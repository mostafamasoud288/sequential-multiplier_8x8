==> flow/design.v <==
module reg16 (
     input clk,sclr_n,clk_ena,
     input[15:0] datain ,
     output reg [15:0]reg_out);
     always@(posedge clk)
       begin
         if (clk_ena==1 &sclr_n==0)
                reg_out=16'b0 ;
         else if (clk_ena==1 &sclr_n==1)
                reg_out=datain ;
         else 
                reg_out=reg_out;
       end
endmodule
# [Step by step through the tools: reg16]
# Tool output for the design above, in the order of the flow.
# Lines are those of the file above, counted from 1.
# Not given: n/a
[setup] design="reg16" clock_port="clk" lib="sky130hd" pvt_corner="tt_025C_1v80"

# [After elaboration]
# Counts by Yosys on the flattened word-level netlist (proc, flatten, opt, wreduce; memories kept). Register bits leave out memories and registers merged into their read ports (data or address); mux counts leave out enables and synchronous resets folded into registers. Print and check cells are left out. Cells with the same type and inputs are merged into one.
[word_totals] regBits=16 inputBits=19 output_inout_bits=16 wordCells=4
[op_classes] n_logic=3
[ops] operator="AND 1 bit" n=2
[ops] operator="NOT 1 bit" n=1

# [Logic depth]
# Longest topological path by Yosys (ltp), each cell counted once; first at word level (registers and memories cut), then after technology mapping (sequential cells cut; the memories' decode and read muxes count).
[logic_depth] word_depth=2 ABC_AREA=0 depth_mapped=4 mapped_depth_nobuf=2

# [Mapped cells and area]
# Source: synth_stat.txt of the flow (Yosys; design flattened, memories mapped). It holds for the ABC_AREA given above (unset counts as 0); a run with the other value may have another netlist.
[synth_totals] cells=69 synth_area_um2=579.3 sequential_area_um2=320.3 ff_cells=16 buffers=5
[by_type] cell="sky130_fd_sc_hd__dfxtp_1" n=16 type_area_um2=320.307
[by_type] cell="sky130_fd_sc_hd__nand3_1" n=16 type_area_um2=80.077
[by_type] cell="sky130_fd_sc_hd__inv_1" n=16 type_area_um2=60.058
[by_type] cell="sky130_fd_sc_hd__o21ai_0" n=9 type_area_um2=45.043
[by_type] cell="sky130_fd_sc_hd__o21ai_1" n=7 type_area_um2=35.034
[by_type] cell="sky130_fd_sc_hd__buf_4" n=3 type_area_um2=22.522
[by_type] cell="sky130_fd_sc_hd__buf_6" n=1 type_area_um2=11.261
[by_type] cell="sky130_fd_sc_hd__buf_2" n=1 type_area_um2=5.005

# [Path before layout]
# OpenSTA on the mapped netlist: ideal clock, no wires. The path of least setup slack (recovery checks aside). Input and output delay are each 20% of the period. Register names are those of the netlist, which keeps one name where synthesis merged equal registers.
[synth_path] path_kind="input to register" startpoint="input sclr_n" endpoint="register reg_out[2]" tclk_ns=0.941 in_delay_ns=0.188 setup_ns=0.121 arrival_ns=0.573 setup_slack_ns=0.247 delay_ns=0.506 stages=4 n_path_buf=2 synth_period_reached_ns=0.694
# "delay_ns" is the arrival time less input delay plus setup time.
# "stages" counts driving pins, that of a launching flip-flop among them; a cell with two outputs on the path counts twice.
# "synth_period_reached_ns" = period - worst setup slack (recovery checks aside). The figure is calculated, with input and output delays left at 20% of the set period.
# The rows between start and end are the longest chain of elaborated cells between them; the timing report does not say that the signal goes this way. Where chains are equally long, one stands for them.
# Each line given opens the expression or statement behind the cell; cells for indexed reads and writes are added by Yosys, which also makes memories of some case tables.
# At most two assigning lines are given for a register; there are more.
[synth_between] cell_sequence="sky130_fd_sc_hd__buf_4 -> sky130_fd_sc_hd__buf_6 -> sky130_fd_sc_hd__nand3_1 -> sky130_fd_sc_hd__o21ai_0" elab_chain_len=2 cells_between=3 lines_between=2 cone_classes="logic (3)"
[synth_rtl] item="from (decl)" line=2 rtl="input clk,sclr_n,clk_ena,"
[synth_rtl] item="NOT 1 bit" line=7 rtl="if (clk_ena==1 &sclr_n==0)"
[synth_rtl] item="AND 1 bit" line=7
[synth_rtl] item="to (assign)" line=10 rtl="reg_out=datain ;"
[synth_rtl] item="to (assign)" line=12 rtl="reg_out=reg_out;"
[synth_rtl] item="to (decl)" line=4 rtl="output reg [15:0]reg_out);"

# [Path in the finished layout]
# From the final timing report of run 1: the path of least setup slack in the routed layout; clock arrival at registers is part of the times.
[layout_path] path_kind="register to output" startpoint="register reg_out[2]" endpoint="output reg_out[2]" tclk_ns=1.12 arrival_ns=0.86 setup_slack_ns=0.04 stages=2 n_path_buf=1
# At most two assigning lines are given for a register; there are more.
[layout_between] cell_sequence="sky130_fd_sc_hd__dfxtp_2 -> sky130_fd_sc_hd__clkdlybuf4s15_2" elab_chain_len=0 cells_between=0 lines_between=0
[layout_rtl] item="from (decl)" line=4 rtl="output reg [15:0]reg_out);"
[layout_rtl] item="from (assign)" line=10 rtl="reg_out=datain ;"
[layout_rtl] item="from (assign)" line=12 rtl="reg_out=reg_out;"
[layout_rtl] item="to (decl)" line=4

Hand-over note for reg16

Top module reg16; platform sky130hd; tools Yosys and OpenROAD; 2 stored runs in no particular order. Input and output delays are each 20% of the period that was set; the output load is 0.01 pF.
"clock_period_reached_ns": clock period set for the run, less the worst setup slack. It is reckoned from that one timing run; input and output delays stay at 20% of the period that was set.
By "worst_path_ns" is meant the share of the clock period that the worst setup path is allowed (20% is reserved at inputs, 20% at outputs), minus its slack. Clock arrival times at its registers enter into it.
By "fin_power_mw" is meant OpenSTA's value without simulated activity: inputs other than the clock are taken to toggle once in ten clock periods, and the tool carries that through the logic.

[flow] run 1: files
==> flow/run.sh <==
#!/bin/bash
# the make line also repeats the synthesis and layout settings of config.mk as NAME=value (left out here)
make -C /OpenROAD-flow-scripts/flow DESIGN_CONFIG=/design/flow/config.mk WORK_HOME=/design/flow/orfs CLKGATE_MAP_FILE= finish
==> flow/config.mk <==
export PLATFORM = sky130hd
export DESIGN_NAME = reg16
export DESIGN_NICKNAME = reg16
export VERILOG_FILES = /design/flow/design.v
export SDC_FILE = /design/flow/constraint.sdc
export NUM_CORES = 4
export LEC_CHECK = 0
export ABC_AREA = 0
export CAP_MARGIN = 40
export CELL_PAD_IN_SITES_GLOBAL_PLACEMENT = 0
export CORE_ASPECT_RATIO = 0.9
export CORE_MARGIN = 10
export CORE_UTILIZATION = 42
export GPL_TIMING_DRIVEN = 1
export HOLD_SLACK_MARGIN = 0.08
export MAX_ROUTING_LAYER = met5
export MIN_ROUTING_LAYER = met2
export PLACE_DENSITY = 0.88
export SLEW_MARGIN = 20
export TNS_END_PERCENT = 90
==> flow/constraint.sdc <==
create_clock -name core_clock -period 1.12 [get_ports {clk}]
set_input_delay 0.2240 -clock core_clock [delete_from_list [all_inputs] [get_ports {clk}]]
set_output_delay 0.2240 -clock core_clock [all_outputs]
set_load 0.01 [all_outputs]

[flow] run 1: metrics
[metrics] setupTns_ns = 0.000
[metrics] clock_period_reached_ns = 1.082
[metrics] fin_hold_ws_ns = 0.460
[metrics] worst_setup_slack_ns = 0.038
[metrics] layout_utilization_pct = 72.2
[metrics] worst_path_ns = 0.86
[metrics] worst_path_kind = register to output
[metrics] fin_power_mw = 1.253
[metrics] post_route_stdcell_area_um2 = 910.9
[metrics] design_die_area_um2 = 3266.6
[metrics] yosys_chip_area_um2 = 579.3

[flow] run 2: files
==> flow/run.sh <==
#!/bin/bash
# the make line also repeats the synthesis and layout settings of config.mk as NAME=value (left out here)
make -C /OpenROAD-flow-scripts/flow DESIGN_CONFIG=/design/flow/config.mk WORK_HOME=/design/flow/orfs CLKGATE_MAP_FILE= finish
==> flow/config.mk <==
export PLATFORM = sky130hd
export DESIGN_NAME = reg16
export DESIGN_NICKNAME = reg16
export VERILOG_FILES = /design/flow/design.v
export SDC_FILE = /design/flow/constraint.sdc
export NUM_CORES = 4
export LEC_CHECK = 0
export ABC_AREA = 0
export CAP_MARGIN = 40
export CORE_MARGIN = 2
export CORE_UTILIZATION = 49
export CTS_CLUSTER_SIZE = 74
export PLACE_DENSITY_LB_ADDON = 0.26
export SETUP_SLACK_MARGIN = -0.03
export SLEW_MARGIN = 20
export TNS_END_PERCENT = 10
==> flow/constraint.sdc <==
create_clock -name core_clock -period 0.779 [get_ports {clk}]
set_input_delay 0.1558 -clock core_clock [delete_from_list [all_inputs] [get_ports {clk}]]
set_output_delay 0.1558 -clock core_clock [all_outputs]
set_load 0.01 [all_outputs]

[flow] run 2: metrics
[metrics] post_route_stdcell_area_um2 = 1066.0
[metrics] fin_power_mw = 1.996
[metrics] yosys_chip_area_um2 = 579.3
[metrics] layout_utilization_pct = 95.9
[metrics] worst_setup_slack_ns = -0.140
[metrics] fin_hold_ws_ns = 0.318
[metrics] worst_path_ns = 0.76
[metrics] worst_path_kind = register to output
[metrics] clock_period_reached_ns = 0.919
[metrics] setupTns_ns = -2.009
[metrics] design_die_area_um2 = 1473.4

End of note.
